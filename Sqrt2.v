==> flow/design.v <==
`timescale 1ns / 1ns
module Sqrt2
          (In,
           Out, clk, reset);
  input   [14:0] In;   
  input clk, reset;
  output reg [14:0] Out;   
  wire [39:0] C5_out1;   
  wire [54:0] Product5_mul_temp;   
  wire [36:0] Product5_out1;   
  wire signed [36:0] C4_out1;   
  wire signed [37:0] Sum4_add_cast;   
  wire signed [37:0] Sum4_add_cast_1;   
  wire signed [37:0] Sum4_out1;   
  wire signed [15:0] Product4_cast;   
  wire signed [53:0] Product4_mul_temp;   
  wire signed [29:0] Product4_out1;   
  wire [22:0] C3_out1;   
  wire signed [29:0] Sum3_add_cast;   
  wire signed [29:0] Sum3_add_temp;   
  wire [28:0] Sum3_out1;   
  wire [43:0] Product3_mul_temp;   
  wire [22:0] Product3_out1;   
  wire signed [23:0] C2_out1;   
  wire signed [23:0] Sum2_add_cast;   
  wire signed [23:0] Sum2_out1;   
  wire signed [15:0] Product2_cast;   
  wire signed [39:0] Product2_mul_temp;   
  wire signed [17:0] Product2_out1;   
  wire [16:0] C1_out1;   
  wire signed [17:0] Sum1_add_cast;   
  wire signed [17:0] Sum1_add_temp;   
  wire [16:0] Sum1_out1;   
  wire [31:0] Product1_mul_temp;   
  wire [14:0] Product1_out1;   
  wire [9:0] C0_out1;   
  wire [14:0] Sum0_add_cast;   
  wire [14:0] Sum0_out1;   
  reg [14:0] In_reg;
  assign C5_out1 = 40'h0000003057;
  assign Product5_mul_temp = In_reg * C5_out1;
  assign Product5_out1 = Product5_mul_temp[47:11];
  assign C4_out1 = 37'sh1FFFFCC305;
  assign Sum4_add_cast = {1'b0, Product5_out1};
  assign Sum4_add_cast_1 = {C4_out1, 1'b0};
  assign Sum4_out1 = Sum4_add_cast + Sum4_add_cast_1;
  assign Product4_cast = {1'b0, In_reg};
  assign Product4_mul_temp = Product4_cast * Sum4_out1;
  assign Product4_out1 = Product4_mul_temp[45:16];
  assign C3_out1 = 23'b00000000000101001000101;
  assign Sum3_add_cast = {1'b0, {C3_out1, 6'b000000}};
  assign Sum3_add_temp = Product4_out1 + Sum3_add_cast;
  assign Sum3_out1 = Sum3_add_temp[28:0];
  assign Product3_mul_temp = In_reg * Sum3_out1;
  assign Product3_out1 = Product3_mul_temp[36:14];
  assign C2_out1 = 24'sb111111100001101010110101;
  assign Sum2_add_cast = {1'b0, Product3_out1};
  assign Sum2_out1 = Sum2_add_cast + C2_out1;
  assign Product2_cast = {1'b0, In_reg};
  assign Product2_mul_temp = Product2_cast * Sum2_out1;
  assign Product2_out1 = Product2_mul_temp[31:14];
  assign C1_out1 = 17'b01100111111011101;
  assign Sum1_add_cast = {1'b0, C1_out1};
  assign Sum1_add_temp = Product2_out1 + Sum1_add_cast;
  assign Sum1_out1 = Sum1_add_temp[16:0];
  assign Product1_mul_temp = In_reg * Sum1_out1;
  assign Product1_out1 = Product1_mul_temp[28:14];
  assign C0_out1 = 10'b0101101101;
  assign Sum0_add_cast = {4'b0, {C0_out1, 1'b0}};
  assign Sum0_out1 = Product1_out1 + Sum0_add_cast;
    always @(posedge clk)
    begin
   if (reset)
begin
   In_reg <= 15'b0;
   Out <= 15'b0;	
end
   else
   begin
  In_reg <= In;
  Out <= Sum0_out1;
   end
   end
endmodule   
Step by step through the tools: Sqrt2 --
What the tools print for Sqrt2, step after step. Lines are those of the file above, counted from 1. Operators: Yosys type, input widths -> output width; for muxes data width and select width s. Not given: --
Design: top module Sqrt2, clock port clk, library sky130hd, library corner tt_025C_1v80

Word-level counts --
Counts by Yosys on the flattened word-level netlist (proc, flatten, opt, wreduce; memories kept). Register bits leave out memories and registers merged into their read ports (data or address); mux counts leave out enables and synchronous resets folded into registers. Print and check cells are left out. Cells with the same type and inputs are merged into one.
Cells by class: add/subtract/negate cells 5, $mul 5
Operators with widths (number):
- $mul 16x21->37 | 1
- $mul 15x29->37 | 1
- $mul 16x24->31 | 1
- $mul 15x17->29 | 1
- $mul 15x14->29 const B | 1
- $add 24x18->24 const B | 1
- $add 21x19->22 const B | 1
- $add 19x20->21 const B | 1
- $add 17x17->17 const B | 1
- $add 15x10->15 const B | 1
Bit counts: bits in registers 30

Depth --
Depth = most cells in a row (Yosys ltp): at word level without a register or memory, in the mapped netlist without a sequential cell, where the memories' decode and read muxes count.
Logic depth: depth in word-level cells 10, ABC_AREA 1, mapped depth 175, gate-level depth less buffers 173

After synthesis --
The flow's flattened synthesis, as Yosys stat reports it; memories are mapped. The netlist is that of the ABC_AREA named above (0 if unset); the other value can give another one.
Mapped netlist: mapped area 0.0475919 mm², buffer cells 158, mapped flip-flops 30, sequential area 0.0006006 mm², mapped cells 5995
Cells by type:
- sky130_fd_sc_hd__fa_1 | number 1118, total area 2.24E+04 µm²
- sky130_fd_sc_hd__ha_1 | number 455, total area 5692.96 µm²
- sky130_fd_sc_hd__inv_1 | number 1488, total area 5.59E+03 µm²
- sky130_fd_sc_hd__nand2_1 | number 1142, total area 4.29E+03 µm²
- sky130_fd_sc_hd__nor2_1 | number 759, total area 2.85E+03 µm²
- sky130_fd_sc_hd__a21oi_1 | number 172, total area 860.826 µm²
- sky130_fd_sc_hd__nand3_1 | number 145, total area 725.696 µm²
- sky130_fd_sc_hd__dfxtp_1 | number 30, total area 600.576 µm²
- sky130_fd_sc_hd__clkbuf_1 | number 127, total area 476.707 µm²
- sky130_fd_sc_hd__nand2_2 | number 68, total area 425.408 µm²
- sky130_fd_sc_hd__xor2_1 | number 45, total area 394.128 µm²
- sky130_fd_sc_hd__xnor2_1 | number 41, total area 359.094 µm²
- sky130_fd_sc_hd__o21ai_0 | number 60, total area 300.288 µm²
- sky130_fd_sc_hd__clkbuf_8 | number 15, total area 206.448 µm²
- sky130_fd_sc_hd__nand4_1 | number 28, total area 175.168 µm²
- sky130_fd_sc_hd__nor3_1 | number 32, total area 160.154 µm²
- sky130_fd_sc_hd__nand3_2 | number 15, total area 150.144 µm²
- sky130_fd_sc_hd__nand2_4 | number 13, total area 146.39 µm²
Other cell types: 45; their cells: 242.

Path before layout --
OpenSTA on the mapped netlist: ideal clock, no wires. The path of least setup slack (recovery checks aside). Input and output delay are each 20% of the period. Register names are those of the netlist, which keeps one name where synthesis merged equal registers.
Timing after synthesis: kind register to register, start point reg In_reg[0], end point reg Out[14], driving pins on the path 159, data required time 32.585 ns, arrival time 29.431 ns, path delay 29.546 ns, slack 3.154 ns, period 32.7 ns, period reached after synthesis 29.546 ns
"path delay" is the arrival time less input delay plus setup time. "driving pins on the path": output pins that drive a net of the path, with the launching flip-flop's if there is one; two outputs of one cell count as two. "period reached after synthesis" is the clock period less the worst setup slack; recovery checks do not enter. This is arithmetic on one report: input and output delays are still those of the set period (20% each). The rows between start and end are the longest chain of elaborated cells between them; the timing report does not say that the signal goes this way. Where chains are equally long, one stands for them. Each line given opens the expression or statement behind the cell; cells for indexed reads and writes are added by Yosys, which also makes memories of some case tables.
On the way, after synthesis: path through sky130_fd_sc_hd__dfxtp_1 sky130_fd_sc_hd__ha_1 sky130_fd_sc_hd__inv_1 sky130_fd_sc_hd__fa_1 sky130_fd_sc_hd__inv_1 sky130_fd_sc_hd__ha_1 sky130_fd_sc_hd__ha_1 sky130_fd_sc_hd__inv_1 sky130_fd_sc_hd__fa_1 sky130_fd_sc_hd__inv_1 sky130_fd_sc_hd__fa_1 sky130_fd_sc_hd__ha_1 sky130_fd_sc_hd__nand2_1 sky130_fd_sc_hd__inv_1 sky130_fd_sc_hd__nand2_1 sky130_fd_sc_hd__nand2_1 sky130_fd_sc_hd__nand2_1 sky130_fd_sc_hd__nand3_1 [123 not listed] sky130_fd_sc_hd__inv_1 sky130_fd_sc_hd__fa_1 sky130_fd_sc_hd__inv_1 sky130_fd_sc_hd__ha_1 sky130_fd_sc_hd__a21oi_1 sky130_fd_sc_hd__o21ai_0 sky130_fd_sc_hd__a221oi_1 sky130_fd_sc_hd__nand2_1 sky130_fd_sc_hd__nand2_1 sky130_fd_sc_hd__nand2_1 sky130_fd_sc_hd__xnor2_2 sky130_fd_sc_hd__inv_1 sky130_fd_sc_hd__a21oi_1 sky130_fd_sc_hd__nor2_1 sky130_fd_sc_hd__a21oi_1 sky130_fd_sc_hd__nand3_1 sky130_fd_sc_hd__nand2_1 sky130_fd_sc_hd__nor2_1, cells in the longest elaborated chain 10, elaborated cells between the ends (all ways) 10, RTL lines with such cells 10, classes of those cells 5 x add/sub; 5 x mul
Ends and longest elaborated chain, after synthesis:
- start, declared | line 39 | reg [14:0] In_reg;
- start, assigned | line 75 | In_reg <= 15'b0;
- start, assigned | line 80 | In_reg <= In;
- $mul 15x14->29 | line 41
- $add 19x20->21 | line 46 | assign Sum4_out1 = Sum4_add_cast + Sum4_add_cast_1;
- $mul 16x21->37 | line 48
- $add 21x19->22 | line 52
- $mul 15x29->37 | line 54
- $add 24x18->24 | line 58 | assign Sum2_out1 = Sum2_add_cast + C2_out1;
- $mul 16x24->31 | line 60
- $add 17x17->17 | line 64
- $mul 15x17->29 | line 66
- $add 15x10->15 | line 70
- end, assigned | line 76 | Out <= 15'b0;
- end, assigned | line 81 | Out <= Sum0_out1;
- end, declared | line 7 | output reg [14:0] Out;

Worst path after layout --
From the final timing report of record 1: the path of least setup slack in the routed layout; clock arrival at registers is part of the times.
Timing after layout: kind register to register, start point reg In_reg[6], end point reg Out[14], driving pins on the path 159, arrival time 29.94 ns, slack -5.21 ns, period 24.5 ns, data required time 24.72 ns
The rows between start and end are the longest chain of elaborated cells between them; the timing report does not say that the signal goes this way. Where chains are equally long, one stands for them.
On the way, after layout: path through sky130_fd_sc_hd__dfxtp_4 sky130_fd_sc_hd__ha_1 sky130_fd_sc_hd__fa_2 sky130_fd_sc_hd__ha_1 sky130_fd_sc_hd__ha_2 sky130_fd_sc_hd__fa_1 sky130_fd_sc_hd__fa_1 sky130_fd_sc_hd__ha_4 sky130_fd_sc_hd__nand2_2 sky130_fd_sc_hd__inv_1 sky130_fd_sc_hd__a21oi_2 sky130_fd_sc_hd__nand3_2 sky130_fd_sc_hd__a21oi_4 sky130_fd_sc_hd__o21bai_2 sky130_fd_sc_hd__a21oi_2 sky130_fd_sc_hd__inv_1 sky130_fd_sc_hd__a21oi_2 sky130_fd_sc_hd__inv_2 [123 not listed] sky130_fd_sc_hd__nand2_1 sky130_fd_sc_hd__nor2_2 sky130_fd_sc_hd__inv_1 sky130_fd_sc_hd__nor3_4 sky130_fd_sc_hd__a221oi_2 sky130_fd_sc_hd__nand2_2 sky130_fd_sc_hd__nand2_1 sky130_fd_sc_hd__nand2_2 sky130_fd_sc_hd__nand2_1 sky130_fd_sc_hd__nand2_1 sky130_fd_sc_hd__nand2_1 sky130_fd_sc_hd__nand2_1 sky130_fd_sc_hd__nand3_1 sky130_fd_sc_hd__nor2_1 sky130_fd_sc_hd__a21oi_2 sky130_fd_sc_hd__nand3_1 sky130_fd_sc_hd__nand2_1 sky130_fd_sc_hd__nor2_1, cells in the longest elaborated chain 10, elaborated cells between the ends (all ways) 10, RTL lines with such cells 10, classes of those cells 5 x add/sub; 5 x mul
Ends and longest elaborated chain, after layout:
- start, declared | line 39 | reg [14:0] In_reg;
- start, assigned | line 75 | In_reg <= 15'b0;
- start, assigned | line 80 | In_reg <= In;
- $mul 15x14->29 | line 41
- $add 19x20->21 | line 46 | assign Sum4_out1 = Sum4_add_cast + Sum4_add_cast_1;
- $mul 16x21->37 | line 48
- $add 21x19->22 | line 52
- $mul 15x29->37 | line 54
- $add 24x18->24 | line 58 | assign Sum2_out1 = Sum2_add_cast + C2_out1;
- $mul 16x24->31 | line 60
- $add 17x17->17 | line 64
- $mul 15x17->29 | line 66
- $add 15x10->15 | line 70
- end, assigned | line 76 | Out <= 15'b0;
- end, assigned | line 81 | Out <= Sum0_out1;
- end, declared | line 7 | output reg [14:0] Out;

Appendix: measured runs

Flow measurements of Sqrt2 on sky130hd: 2 stored runs with different settings, listed in no order. Input and output delays are each 20% of the period that was set; the output load is 0.01 pF.

* Record 1 | settings: period_ns 24.5; CORE_UTILIZATION 28; PLACE_DENSITY_LB_ADDON 0.14; HOLD_SLACK_MARGIN 0.05; CORE_MARGIN 7; CELL_PAD_IN_SITES_DETAIL_PLACEMENT 2; TNS_END_PERCENT 10; ABC_AREA 1; GPL_TIMING_DRIVEN 1; CTS_CLUSTER_SIZE 28; MIN_ROUTING_LAYER met1; MAX_ROUTING_LAYER met5; CAP_MARGIN 20; SLEW_MARGIN 20 | results: setup slack of the worst path -5.214 ns; total negative slack on setup checks -72.756 ns; utilization in the final report 35.4 %; synthesized cell area 0.0475919 mm²; die footprint 0.18171 mm²
* Record 2 | settings: period_ns 50.0; CORE_UTILIZATION 20; PLACE_DENSITY_LB_ADDON 0.03; CORE_ASPECT_RATIO 0.87; CELL_PAD_IN_SITES_DETAIL_PLACEMENT 2; GPL_TIMING_DRIVEN 0; CAP_MARGIN 5; CORE_MARGIN 2; SLEW_MARGIN 20 | results: synthesized cell area 0.0465997 mm²; die footprint 0.236883 mm²; utilization in the final report 22.6 %; setup slack of the worst path 3.539 ns; total negative slack on setup checks 0.000 ns
